==> flow/design.v <==
`timescale 1ns/1ps
module regfile (
    input clk,                  
    input rst,                  
    input [7:0] wd,             
    input we,                   
    input[2:0] wa,              
    output [7:0] rd,            
    input [2:0] rd_adr,         
    input wea,                   
    input [15:0] wda,            
    input [1:0] waa,             
    output [15:0] rda,           
    input [1:0] rda_adr
);
wire [3:0] waa_cl;
reg [7:0] regs [0:5];          
assign rd = regs[rd_adr];
assign rda = {regs[{1'b0,rda_adr} + {1'b0,rda_adr}], regs[{1'b0,rda_adr} + {1'b0,rda_adr} + 3'b001]};
integer i;
always@(posedge clk) begin
    if (rst) begin
        for(i = 0; i < 11; i = i + 1) begin
            regs[i] <= 8'b0;
        end     
    end else begin
        if(we) begin
            regs[wa] <= wd;
        end else if(wea) begin
            regs[{1'b0,waa} + {1'b0,waa}] <= wda[15:8];
            regs[{1'b0,waa} + {1'b0,waa} + 3'b001] <= wda[7:0];
        end
    end
end
endmodule
Step by step through the tools: regfile
What the tools print for regfile, step after step.
Lines are those of the file above, counted from 1.
Operators carry their Yosys type and port widths (W data, S select, Z words).
Cell names lack the library's common part.
Not given: -
- top: regfile
- clock port: clk
- cell library: sky130hd
- corner: tt_025C_1v80

After elaboration
Counts by Yosys on the flattened word-level netlist (proc, flatten, opt, wreduce; memories kept). Register bits leave out memories and registers merged into their read ports (data or address); mux counts leave out enables and synchronous resets folded into registers. Print and check cells are left out. Cells with the same type and inputs are merged into one.
Yosys's memory passes give these memory sizes; they may raise the number of words (mostly to a power of two), join words into wider ones and drop unused or constant bits.
- bits in registers: 0
- noted RAM bits: 64
- noted memory cells: 1
- bits of input ports at 38
- noted output and inout port bits: 24
- cells after elaboration: 31
- noted add/sub/neg operators: 4
- noted multiplexer cells: 25
- reduce/logical cells: 1
- memories (name ; depth ; width ; line ; text):
    regs ; 8 ; 8 ; 17 ; reg [7:0] regs [0:5];
- operators with widths (operator ; count):
    $mux W8 ; 9
    $mux W3 ; 9
    $reduce_or A8 Y1 ; 1
    $mux W1 ; 7
    $add A2 B2 Y3 ; 2
    $add A3 B1 Y3 const B ; 2

Longest topological paths
Depth = most cells in a row (Yosys ltp): at word level without a register or memory, in the mapped netlist without a sequential cell, where the memories' decode and read muxes count.
- depth after elaboration: 5
- ABC_AREA: 0
- noted depth in mapped cells: 6
- noted mapped depth without buffers: 3

Netlist
Source: synth_stat.txt of the flow (Yosys; design flattened, memories mapped). It holds for the ABC_AREA given above (unset counts as 0); a run with the other value may have another netlist.
- mapped cells at 237
- cell area after synthesis: 3669.8 µm²
- noted flip-flop cells: 64
- buffers: 22
- cell types (cell type ; count ; area in all (µm²)):
    edfxtp_1 ; 64 ; 1.92E+03
    mux4_2 ; 32 ; 720.691
    o2bb2ai_1 ; 30 ; 262.752
    nor3_1 ; 30 ; 150.144
    mux2i_1 ; 11 ; 110.106
    mux2_2 ; 9 ; 101.347
    o21bai_1 ; 5 ; 37.536
    buf_2 ; 7 ; 35.034
    clkbuf_1 ; 9 ; 33.782
    nand3b_1 ; 4 ; 30.029
    and3b_1 ; 3 ; 26.275
    nor2b_1 ; 4 ; 25.024
    buf_6 ; 2 ; 22.522
    nor3b_1 ; 3 ; 22.522
    nand3_1 ; 4 ; 20.019
    nor3_2 ; 2 ; 20.019
    nor3b_4 ; 1 ; 18.768
    a22o_1 ; 2 ; 17.517
Other cell types: 10; their cells: 15.

Timing after synthesis
OpenSTA on the mapped netlist: ideal clock, no wires. The path of least setup slack (recovery checks aside). Input and output delay are each 20% of the period. Register names are those of the netlist, which keeps one name where synthesis merged equal registers.
- kind: input to output
- start: input rd_adr[1]
- end: output rd[0]
- period: 3250 ps
- noted external input delay: 650 ps
- arrival: 1985 ps
- noted setup slack: 615 ps
- delay of the path: 1335 ps
- noted stages: 4
- path buffers at 2
- noted synthesis period reached: 2635 ps
"delay of the path" = arrival - input delay + setup time.
A path that ends at an output port has no setup time.
"stages" counts driving pins, that of a launching flip-flop among them; a cell with two outputs on the path counts twice.
"synthesis period reached" is the clock period less the worst setup slack; recovery checks do not enter. This is arithmetic on one report: input and output delays are still those of the set period (20% each).
The rows between start and end are the longest chain of elaborated cells between them; the timing report does not say that the signal goes this way. Where chains are equally long, one stands for them.
A line is the first line of the expression or statement that the cell stems from. Yosys adds cells for indexed reads and writes and turns some case tables into memories.
A memory read counts as a cell of the chain, while the word-level depth stops at memories.
- cells stage by stage: buf_2 buf_2 mux4_2 mux2_2
- noted cells in the longest elaborated chain: 1
- noted elaborated cells between the ends (all ways): 1
- ends and longest elaborated chain, post-synthesis (what ; line ; text):
    start, declared ; 9 ; input [2:0] rd_adr,
    $mem_v2 Z8 W8 ; 17 ; reg [7:0] regs [0:5];
    end, declared ; 8 ; output [7:0] rd,

Timing after layout
From the final timing report of run 1: the path of least setup slack in the routed layout; clock arrival at registers is part of the times.
The report prints the path's times to 10 ps; the period is as set.
- kind: register to output
- start: memory regs[1][2]
- end: output rd[2]
- period: 2520 ps
- arrival: 1650 ps
- noted setup slack: 370 ps
- noted stages: 4
- path buffers at 1
The rows between start and end are the longest chain of elaborated cells between them; the timing report does not say that the signal goes this way. Where chains are equally long, one stands for them.
A memory read counts as a cell of the chain, while the word-level depth stops at memories.
- cells stage by stage: edfxtp_1 mux4_2 mux2_2 buf_6
- noted cells in the longest elaborated chain: 1
- noted elaborated cells between the ends (all ways): 1
- ends and longest elaborated chain, after layout (what ; line ; text):
    start, declared ; 17 ; reg [7:0] regs [0:5];
    $mem_v2 Z8 W8 ; 17 ;
    end, declared ; 8 ; output [7:0] rd,

Lab notebook: regfile

Top module regfile; platform sky130hd; tools Yosys and OpenROAD; 2 stored runs in no particular order. Input and output delays are each 20% of the period that was set; the output load is 0.01 pF.
"power consumption": no workload was simulated; the value follows from the tool's default switching activity.

Run 1
Settings were period_ns = 2.52; CORE_UTILIZATION = 36; SETUP_SLACK_MARGIN = 0.35; PLACE_DENSITY_LB_ADDON = 0.17; HOLD_SLACK_MARGIN = 0.01; CELL_PAD_IN_SITES_GLOBAL_PLACEMENT = 1; ABC_AREA = 0; CTS_CLUSTER_DIAMETER = 343; SLEW_MARGIN = 10; MIN_ROUTING_LAYER = met1; MAX_ROUTING_LAYER = met4; CAP_MARGIN = 20; CORE_MARGIN = 2
- mapped cell area after synthesis: 3669.8 µm²
- noted the area inside the die boundary: 11017.7 µm²
- post-route utilization: 51.1%
- noted the setup slack of the worst path: 369 ps
- final setup TNS: 0 ps
- worst hold slack in the final report at 921 ps
- noted the power consumption: 2.600 mW

Run 2
Settings were period_ns = 2.83; CORE_UTILIZATION = 40; SETUP_SLACK_MARGIN = -0.1; PLACE_DENSITY_LB_ADDON = 0.14; HOLD_SLACK_MARGIN = 0.2; CORE_MARGIN = 6; CELL_PAD_IN_SITES_GLOBAL_PLACEMENT = 0; CELL_PAD_IN_SITES_DETAIL_PLACEMENT = 1; ABC_AREA = 1; GPL_ROUTABILITY_DRIVEN = 1; CTS_CLUSTER_DIAMETER = 175; CAP_MARGIN = 20; SLEW_MARGIN = 20
- mapped cell area after synthesis: 4043.9 µm²
- noted the area inside the die boundary: 12666.4 µm²
- post-route utilization: 53.0%
- noted the setup slack of the worst path: -45 ps
- final setup TNS: -108 ps
- worst hold slack in the final report at 995 ps
- noted the power consumption: 2.536 mW
